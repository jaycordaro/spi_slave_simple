==> flow/design.v <==
module spi_slave
		#(
			parameter int pktsz = 16,   
			parameter int header = 8,   
			parameter int payload = 8,  
			parameter int addrsz = 7    
		)
	   (input logic clk,      
		input logic reset_n,  
		input logic SCLK,
		input logic SSB,
		input logic MOSI,
		output logic MISO,
		input  logic [payload-1:0] tx_d, 		 
		input  logic tx_en,				    	 
		output logic [addrsz-1:0] reg_addr,  	 
		output logic addr_dv,
		output logic [payload-1:0] rx_d, 	 
		output logic rxdv,           		 
		output logic rw_out			 
		);            
logic [2:0] sync_sclk;
logic [2:0] sync_ss;
logic [1:0] sync_mosi;
logic [1:0] sync_tx_en;
logic [$clog2(pktsz):0] bitcnt;
logic rw;
logic mosi;
logic sclk;
logic ssb;
assign mosi = MOSI;
assign sclk = SCLK;
assign ssb = SSB;
always_ff @ (posedge clk or negedge reset_n)
    begin
        if (~reset_n)
            begin
                sync_sclk <= 3'b000;
                sync_ss   <= 3'b111;
                sync_mosi <= 2'b00;
				sync_tx_en<= 2'b00;
            end
        else
            begin
                sync_sclk <= {sync_sclk[1:0], sclk};
                sync_ss   <= {sync_ss[1:0], ssb};
                sync_mosi <= {sync_mosi[0], mosi};
				sync_tx_en<= {sync_tx_en[0], tx_en};
            end
    end
logic sync_sclk_re; 
logic sync_sclk_fe;
logic tx_en_re;
logic spi_start; 
logic spi_end; 
logic spi_active;
logic d_i;
logic [payload-1:0] d_o;
assign sync_sclk_fe = (sync_sclk[2:1]==2'b10) ? 1'b1 : 1'b0;  	 
assign sync_sclk_re = (sync_sclk[2:1]==2'b01) ? 1'b1 : 1'b0;  	 
assign spi_start = (sync_ss[2:1]==2'b10) ? 1'b1 : 1'b0;          
assign spi_end   =   (sync_ss[2:1]==2'b01) ? 1'b1 : 1'b0;        
assign spi_active = ~sync_ss[1];
assign tx_en_re = (sync_tx_en==2'b01) ? 1'b1 : 1'b0;			 
assign d_i = sync_mosi[1];
always_ff @(posedge clk, negedge reset_n)
begin
	if (~reset_n)
		bitcnt <= 0;
	else if (spi_start)
		bitcnt <= 0;
	else if (spi_active && sync_sclk_re)
		bitcnt <= bitcnt + 1;
end
always_ff @(posedge clk, negedge reset_n)
begin
	if (~reset_n)
		rw <= 1'b0;
	else if (spi_start || spi_end)
		rw <= 1'b0;
	else if (spi_active && sync_sclk_re && bitcnt == 1'b0)
		rw <= d_i;
end
always_ff @(posedge clk, negedge reset_n)
begin
	if (~reset_n )
		reg_addr <= 0;
	else if (spi_start)
		reg_addr <= 0;
	else if (spi_active && sync_sclk_re && bitcnt > 0 && bitcnt <= addrsz)
		reg_addr <= {reg_addr[addrsz-2:0], d_i };
end
always_ff @(posedge clk, negedge reset_n)
begin
	if (~reset_n)
		begin
			d_o <= 0;
		end
	else if (tx_en_re)
		begin 
			d_o <= tx_d;
		end
	else if (spi_active && sync_sclk_re && tx_en)
		begin
			d_o <= {d_o[payload-2:0], 1'b0};
		end
	else if (~tx_en)
			d_o <= 0;
end
always_ff @(posedge clk, negedge reset_n)
begin
	if (~reset_n)
		rx_d <= 0;
	else if (spi_start)
		rx_d <= 0;
	else if (spi_active && sync_sclk_re && bitcnt > header - 1 && ~rw)
		rx_d <= {rx_d[payload-2:0], d_i};
end
assign MISO = (bitcnt > header - 1  && rw) ? d_o[7] : 1'b0;
always_ff @(posedge clk, negedge reset_n)
begin
	if (~reset_n )
		addr_dv <= 1'b0;
	else if (spi_start || spi_end)
		addr_dv <= 1'b0;
	else if (bitcnt > header - 2)
		addr_dv <= 1'b1;
end
always_ff @(posedge clk, negedge reset_n)
begin
	if (~reset_n )
		rxdv <= 1'b0;
	else if (spi_start || spi_end)
		rxdv <= 1'b0;
	else if (bitcnt == pktsz -1 && sync_sclk_re  && ~rw)
		rxdv <= 1'b1;
end
assign txdv = (bitcnt == pktsz -1 && rw == 1) ? 1'b1 : 1'b0;
assign rw_out = rw;
endmodule : spi_slave
* Reports on spi_slave
The steps from the RTL of spi_slave to its reports follow in flow order.
Line numbers count from 1 in the design file above.
Operators carry their Yosys type and port widths (W data, S select, Z words).
Cell names lack the library's common part.
A cell with - has no value.
- Top module :: spi_slave
- Clock input :: clk
- Standard-cell library :: sky130hd
- Library corner :: tt_025C_1v80

* After elaboration
Source: Yosys, flattened and elaborated, memories not mapped. Widths are those after wreduce. Registers that Yosys merges into a memory's read port (data or address) are not register bits. Print and check cells do not count. Equal cells are merged and count once.
- Register bits :: 41
- Bits in latches :: 0
- Bits in writable memories :: 0
- ROM bits :: 0
- Word width x clocked read ports :: 0
- Memory cells :: 0
- Output and inout port bits :: 19
- Word-level cells :: 62
- Add/subtract/negate cells :: 1
- Multiply operators :: 0
- Divide/modulo/power cells :: 0
- Magnitude comparators :: 4
- Equal/unequal tests :: 6
- Shift operators :: 0
- Muxes and demuxes :: 20
- Bitwise logic cells :: 2
- Reductions and logical operators :: 18
** Operators with widths (number)
- $mux W8 :: 5
- $mux W7 :: 2
- $reduce_bool A2 Y1 :: 6
- $mux W1 :: 11
- $logic_and A1 B1 Y1 :: 10
- $gt A5 B3 Y1 const B :: 2
- $mux W5 :: 2
- $eq A2 B1 Y1 const B :: 3
- $add A5 B1 Y5 const B :: 1
- $gt A5 B1 Y1 const B :: 1
- $le A5 B3 Y1 const B :: 1
- $eq A5 B4 Y1 const B :: 1
- $logic_not A5 Y1 :: 1
- $ne A3 B1 Y1 const B :: 1
- $not A1 Y1 :: 2
- $eq A2 B2 Y1 const B :: 1
- $logic_or A1 B1 Y1 :: 1

* Longest topological paths
Depth = most cells in a row (Yosys ltp): at word level without a register or memory, in the mapped netlist without a sequential cell, where the memories' decode and read muxes count.
- Depth after elaboration :: 7
- ABC_AREA :: 0
- Gate-level depth with buffers :: 6

* Netlist
Yosys stat after the flow's synthesis: flattened, memories mapped to cells. It holds for the ABC_AREA given above (unset counts as 0); a run with the other value may have another netlist.
Totals and module areas in this step are rounded.
- Standard cells after synthesis :: 149
- Chip area (Yosys) :: 1790 um^2
- Sequential part of the area :: 1030 um^2
- Flip-flop cells :: 41
- Buffer cells :: 7
** Cell types (number)
- dfrtp_1 :: 38
- mux2i_1 :: 22
- nand2b_1 :: 17
- dfstp_2 :: 3
- ha_1 :: 5
- o21ai_0 :: 10
- nand2_1 :: 13
- and4b_1 :: 2
- nor4bb_1 :: 2
- inv_1 :: 5
- a21oi_1 :: 3
- buf_2 :: 3
- nor2_1 :: 4
- or4b_4 :: 1
- or3_1 :: 2
- buf_6 :: 1
- clkbuf_1 :: 3
- o41a_1 :: 1
Not listed: further types 13, cells in them 14.

* Worst setup path after synthesis
Source: OpenSTA report_checks on the synthesized netlist (no wires, ideal clock, input and output delay 20% of the period each), path of least setup slack; recovery checks are left aside. Register names are those of the netlist, which keeps one name where synthesis merged equal registers.
- Kind :: register to register
- From :: register bitcnt[0]
- To :: register reg_addr[1]
- Period :: 1.77 ns
- Time at the first pin :: 0.000 ns
- Arrival time :: 1.507 ns
- Slack :: 0.140 ns
- Path delay :: 1.631 ns
- Stages on the path :: 7
- Path buffers :: 1
- Synthesis period reached :: 1.63 ns
"path delay" = arrival - input delay + setup time.
"stages on the path" counts driving pins, that of a launching flip-flop among them; a cell with two outputs on the path counts twice.
"synthesis period reached" is the clock period less the worst setup slack; recovery checks do not enter. This is arithmetic on one report: input and output delays are still those of the set period (20% each).
Between the ends stands the longest chain of elaborated cells between them, by number of cells; it is not shown to be the way that was timed. Of several equally long chains one is given.
A line is the first line of the expression or statement that the cell stems from. Yosys adds cells for indexed reads and writes and turns some case tables into memories.
A register here has more assigning lines than the two given.
- Cell sequence :: dfrtp_1 -> inv_1 -> ha_1 -> or4b_4 -> and4b_1 -> buf_6 -> mux2i_1
- Length of the longest elaborated chain :: 5
- Elaborated cells between the ends (all ways) :: 7
- RTL lines with such cells :: 2
- Classes of those cells :: compare (2); mux (2); reduce/logical (3)
** RTL lines, path post-synthesis
- from (decl) :: line 26 : logic [$clog2(pktsz):0] bitcnt;
- from (assign) :: line 69 : bitcnt <= 0;
- from (assign) :: line 73 : bitcnt <= bitcnt + 1;
- $gt A5 B1 Y1 :: line 90 : else if (spi_active && sync_sclk_re && bitcnt > 0 && bitcnt <= addrsz)
- $logic_and A1 B1 Y1 x2 :: line 90
- $mux W7 :: line 90
- $mux W7 :: line 88 : else if (spi_start)
- to (assign) :: line 87 : reg_addr <= 0;
- to (assign) :: line 91 : reg_addr <= {reg_addr[addrsz-2:0], d_i };
- to (decl) :: line 16 : output logic [addrsz-1:0] reg_addr,

* Worst path after layout
From the final timing report of flow run A: the path of least setup slack in the routed layout; clock arrival at registers is part of the times.
- Kind :: register to output
- From :: register bitcnt[1]
- To :: output port MISO
- Period :: 1.67 ns
- Output delay :: 0.33 ns
- Time at the first pin :: 0.29 ns
- Arrival time :: 1.48 ns
- Slack :: -0.14 ns
- Stages on the path :: 5
- Path buffers :: 1
Between the ends stands the longest chain of elaborated cells between them, by number of cells; it is not shown to be the way that was timed. Of several equally long chains one is given.
A register here has more assigning lines than the two given.
- Cell sequence :: dfrtp_1 -> ha_2 -> and4b_1 -> o311a_1 -> buf_2
- Length of the longest elaborated chain :: 3
- Elaborated cells between the ends (all ways) :: 3
- Classes of those cells :: compare (1); mux (1); reduce/logical (1)
** RTL lines, path after layout
- from (decl) :: line 26 : logic [$clog2(pktsz):0] bitcnt;
- from (assign) :: line 69 : bitcnt <= 0;
- from (assign) :: line 73 : bitcnt <= bitcnt + 1;
- $gt A5 B3 Y1 :: line 119 : assign MISO = (bitcnt > header - 1  && rw) ? d_o[7] : 1'b0;
- $logic_and A1 B1 Y1 :: line 119
- $mux W1 :: line 119
- to (decl) :: line 13 : output logic MISO,

Below are 2 stored runs of the flow (Yosys, OpenROAD; platform sky130hd) on spi_slave, each with its settings and what was measured, unordered. Constraints: input delay and output delay 20% of the set period each, output load 0.01 pF.
"reached clock period" is the run's clock period less its worst setup slack. It is reckoned from that one timing run; input and output delays stay at 20% of the period that was set.
"critical path time" is the time allowed to the run's worst setup path (the clock period less input and output delay, where it has them) less its slack. Clock arrival times count: a late capture clock shortens it, a late launch clock lengthens it.
"total power after layout": no workload was simulated; the value follows from the tool's default switching activity.
The results are shown rounded.

* Flow run A
** Files
==> flow/run.sh <==
#!/bin/bash
# the make line also repeats the synthesis and layout settings of config.mk as NAME=value (left out here)
make -C /OpenROAD-flow-scripts/flow DESIGN_CONFIG=/design/flow/config.mk WORK_HOME=/design/flow/orfs CLKGATE_MAP_FILE= finish
==> flow/config.mk <==
export PLATFORM = sky130hd
export DESIGN_NAME = spi_slave
export DESIGN_NICKNAME = spi_slave
export VERILOG_FILES = /design/flow/design.v
export SDC_FILE = /design/flow/constraint.sdc
export NUM_CORES = 4
export LEC_CHECK = 0
export CAP_MARGIN = 20
export CELL_PAD_IN_SITES_DETAIL_PLACEMENT = 1
export CORE_MARGIN = 7
export CORE_UTILIZATION = 40
export MAX_ROUTING_LAYER = met5
export MIN_ROUTING_LAYER = met2
export PLACE_DENSITY_LB_ADDON = 0.03
export SLEW_MARGIN = 20
export TNS_END_PERCENT = 45
==> flow/constraint.sdc <==
create_clock -name core_clock -period 1.67 [get_ports {clk}]
set_input_delay 0.3340 -clock core_clock [delete_from_list [all_inputs] [get_ports {clk}]]
set_output_delay 0.3340 -clock core_clock [all_outputs]
set_load 0.01 [all_outputs]
** Results
- Area of the synthesized netlist :: 1790 um^2
- Die size :: 6540 um^2
- Std-cell area (final layout) :: 2400 um^2
- Utilization in the final report :: 55.5%
- Worst setup slack after layout :: -0.139 ns
- Total negative slack :: -0.968 ns
- Lowest hold slack :: 0.360 ns
- Total power after layout :: 2.12 mW
- Reached clock period :: 1.809 ns
- Critical path time :: 1.48 ns
- Type of the worst setup path :: register to output

* Flow run B
** Files
==> flow/run.sh <==
#!/bin/bash
# the make line also repeats the synthesis and layout settings of config.mk as NAME=value (left out here)
make -C /OpenROAD-flow-scripts/flow DESIGN_CONFIG=/design/flow/config.mk WORK_HOME=/design/flow/orfs CLKGATE_MAP_FILE= finish
==> flow/config.mk <==
export PLATFORM = sky130hd
export DESIGN_NAME = spi_slave
export DESIGN_NICKNAME = spi_slave
export VERILOG_FILES = /design/flow/design.v
export SDC_FILE = /design/flow/constraint.sdc
export NUM_CORES = 4
export LEC_CHECK = 0
export ABC_AREA = 0
export CAP_MARGIN = 20
export CELL_PAD_IN_SITES_DETAIL_PLACEMENT = 2
export CORE_MARGIN = 2
export CORE_UTILIZATION = 53
export CTS_CLUSTER_DIAMETER = 252
export GPL_ROUTABILITY_DRIVEN = 1
export MAX_ROUTING_LAYER = met4
export MIN_ROUTING_LAYER = met1
export PLACE_DENSITY_LB_ADDON = 0.21
export SETUP_SLACK_MARGIN = -0.02
export SLEW_MARGIN = 20
export TNS_END_PERCENT = 45
==> flow/constraint.sdc <==
create_clock -name core_clock -period 2.53 [get_ports {clk}]
set_input_delay 0.5060 -clock core_clock [delete_from_list [all_inputs] [get_ports {clk}]]
set_output_delay 0.5060 -clock core_clock [all_outputs]
set_load 0.01 [all_outputs]
** Results
Not finished: placement ended with error DPL-0033.
